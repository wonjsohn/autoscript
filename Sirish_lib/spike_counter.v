==> flow/design.v <==
`timescale 1ns / 1ps
module spike_counter(
                        input wire clk,
                        input wire reset,
                        input wire spike_in,
                        output reg [31:0] spike_count
    );
    reg spike;
    reg state;
    reg [6:0] neuron_index;
    reg [31:0] count;
    always @ (posedge clk or posedge reset)
    begin
        if (reset) begin
            state <= 1;
            neuron_index<=0;
            spike <= 0;
        end else begin
            case(state)
                0:  begin
                    neuron_index <= neuron_index + 1;
                    state <= 1;
                    spike <= spike;
                    end
                1:  begin
                    neuron_index <= neuron_index;
                    state <= 0;
                    spike <= spike_in;
                    end
             endcase
        end
    end
    wire reset_bar;
assign reset_bar = ~reset;
always @ (negedge clk or negedge reset_bar) begin
    if (~reset_bar) begin
       count <= 0;
       spike_count <= 0;
    end else begin
        if (state) begin
            count <= count + spike;
            if (neuron_index == 7'h7f) begin
                count <= spike;
                spike_count <= count;
            end
        end
    end
end
endmodule
; ---- From RTL to reports: spike_counter
; Tool output for the design above, in the order of the flow.
; Lines are those of the file above, counted from 1.
; Operators carry their Yosys type and port widths (W data, S select, Z words).
; A cell with n/a has no value.
[inputs]
design = spike_counter
clock = clk
lib = sky130hd
corner = tt_025C_1v80

; ---- After elaboration
; Yosys after proc, flatten, opt, wreduce and memory -nomap, before mapping. Memory bits, and registers merged into a memory's read port (data or address), are not among the register bits. Print and check cells are not counted. Equal cells are merged and count once.
[classes]
add_sub_neg = 2
n_eq = 1
n_mux = 4
n_logic = 1
n_reduce_logical = 1
[op_table]
columns = op, n
row1 = $add A32 B1 Y32, 1
row2 = $mux W32, 1
row3 = $add A7 B1 Y7 const B, 1
row4 = $eq A7 B7 Y1 const B, 1
row5 = $mux W7, 1
row6 = $reduce_and A2 Y1, 1
row7 = $pmux W1 S2, 1
row8 = $not A1 Y1, 1
row9 = $mux W1, 1
[word_totals]
reg_bits = 73
inputBits = 3
output_inout_bits = 32

; ---- Depth
; Yosys ltp: most cells in a row. Word level: on the elaborated netlist, between registers, memories and ports. Mapped: between sequential cells and ports; inverters and the memories' decode and read muxes count.
[depth]
word_depth = 2
ABC_AREA = 0
depth_mapped = 7
depth_no_buf = 6

; ---- Synthesis result
; Source: synth_stat.txt of the flow (Yosys; design flattened, memories mapped). It holds for the ABC_AREA given above (unset counts as 0); a run with the other value may have another netlist.
; The area totals of this step are shown rounded.
[by_type]
columns = cell, n, area_total_um2
row1 = sky130_fd_sc_hd__dfrtn_1, 64, 1.6E+03
row2 = sky130_fd_sc_hd__nand2_1, 105, 394.128
row3 = sky130_fd_sc_hd__dfrtp_1, 8, 200.192
row4 = sky130_fd_sc_hd__xnor2_1, 20, 175.168
row5 = sky130_fd_sc_hd__nor2_1, 31, 116.362
row6 = sky130_fd_sc_hd__xor2_1, 12, 105.101
row7 = sky130_fd_sc_hd__nand3_1, 13, 65.062
row8 = sky130_fd_sc_hd__nand4_1, 10, 62.56
row9 = sky130_fd_sc_hd__nor4_2, 5, 62.56
row10 = sky130_fd_sc_hd__o21ai_0, 10, 50.048
row11 = sky130_fd_sc_hd__and3_1, 6, 37.536
row12 = sky130_fd_sc_hd__ha_1, 3, 37.536
row13 = sky130_fd_sc_hd__and4_1, 4, 35.034
row14 = sky130_fd_sc_hd__clkbuf_1, 7, 26.275
row15 = sky130_fd_sc_hd__dfstp_2, 1, 26.275
row16 = sky130_fd_sc_hd__buf_6, 2, 22.522
row17 = sky130_fd_sc_hd__mux2_2, 2, 22.522
row18 = sky130_fd_sc_hd__nor4_4, 1, 21.27
; Not listed: further types 13, cells in them 31.
[synth_totals]
stdcells = 335
yosys_area_um2 = 3246
ffs = 73

; Stored flow runs of spike_counter (2 of them; Yosys, OpenROAD, sky130hd). They differ in their settings and are not a sequence. Constraints: input delay and output delay 20% of the set period each, output load 0.01 pF.
; By "power_total_w" is meant OpenSTA's value without simulated activity: inputs other than the clock are taken to toggle once in ten clock periods, and the tool carries that through the logic.
; Results are given in rounded form.

[job 1: settings]
period_ns = 3.86
CORE_UTILIZATION = 35
SETUP_SLACK_MARGIN = -0.3
PLACE_DENSITY_LB_ADDON = 0.26
CORE_ASPECT_RATIO = 0.88
GPL_TIMING_DRIVEN = 1
CTS_CLUSTER_SIZE = 21
MAX_ROUTING_LAYER = met4
CAP_MARGIN = 20
CORE_MARGIN = 2
SLEW_MARGIN = 20
[job 1: results]
dieArea_um2 = 10060
fin_tns_ns = -3.745
ws_setup_ns = -0.146
finalUtil_pct = 44.5
hold_worst_slack_ns = 0.419
synth_chip_area_um2 = 3246
power_total_w = 0.001504
finish.stdcell_area_um2 = 3959

[job 2: settings]
period_ns = 5.01
CORE_UTILIZATION = 54
PLACE_DENSITY_LB_ADDON = 0.29
CORE_MARGIN = 8
GPL_ROUTABILITY_DRIVEN = 1
CAP_MARGIN = 10
SLEW_MARGIN = 20
[job 2: results]
finalUtil_pct = 66.3
dieArea_um2 = 8747
hold_worst_slack_ns = 0.418
finish.stdcell_area_um2 = 3877
fin_tns_ns = 0.000
ws_setup_ns = 0.200
power_total_w = 0.0012
synth_chip_area_um2 = 3246
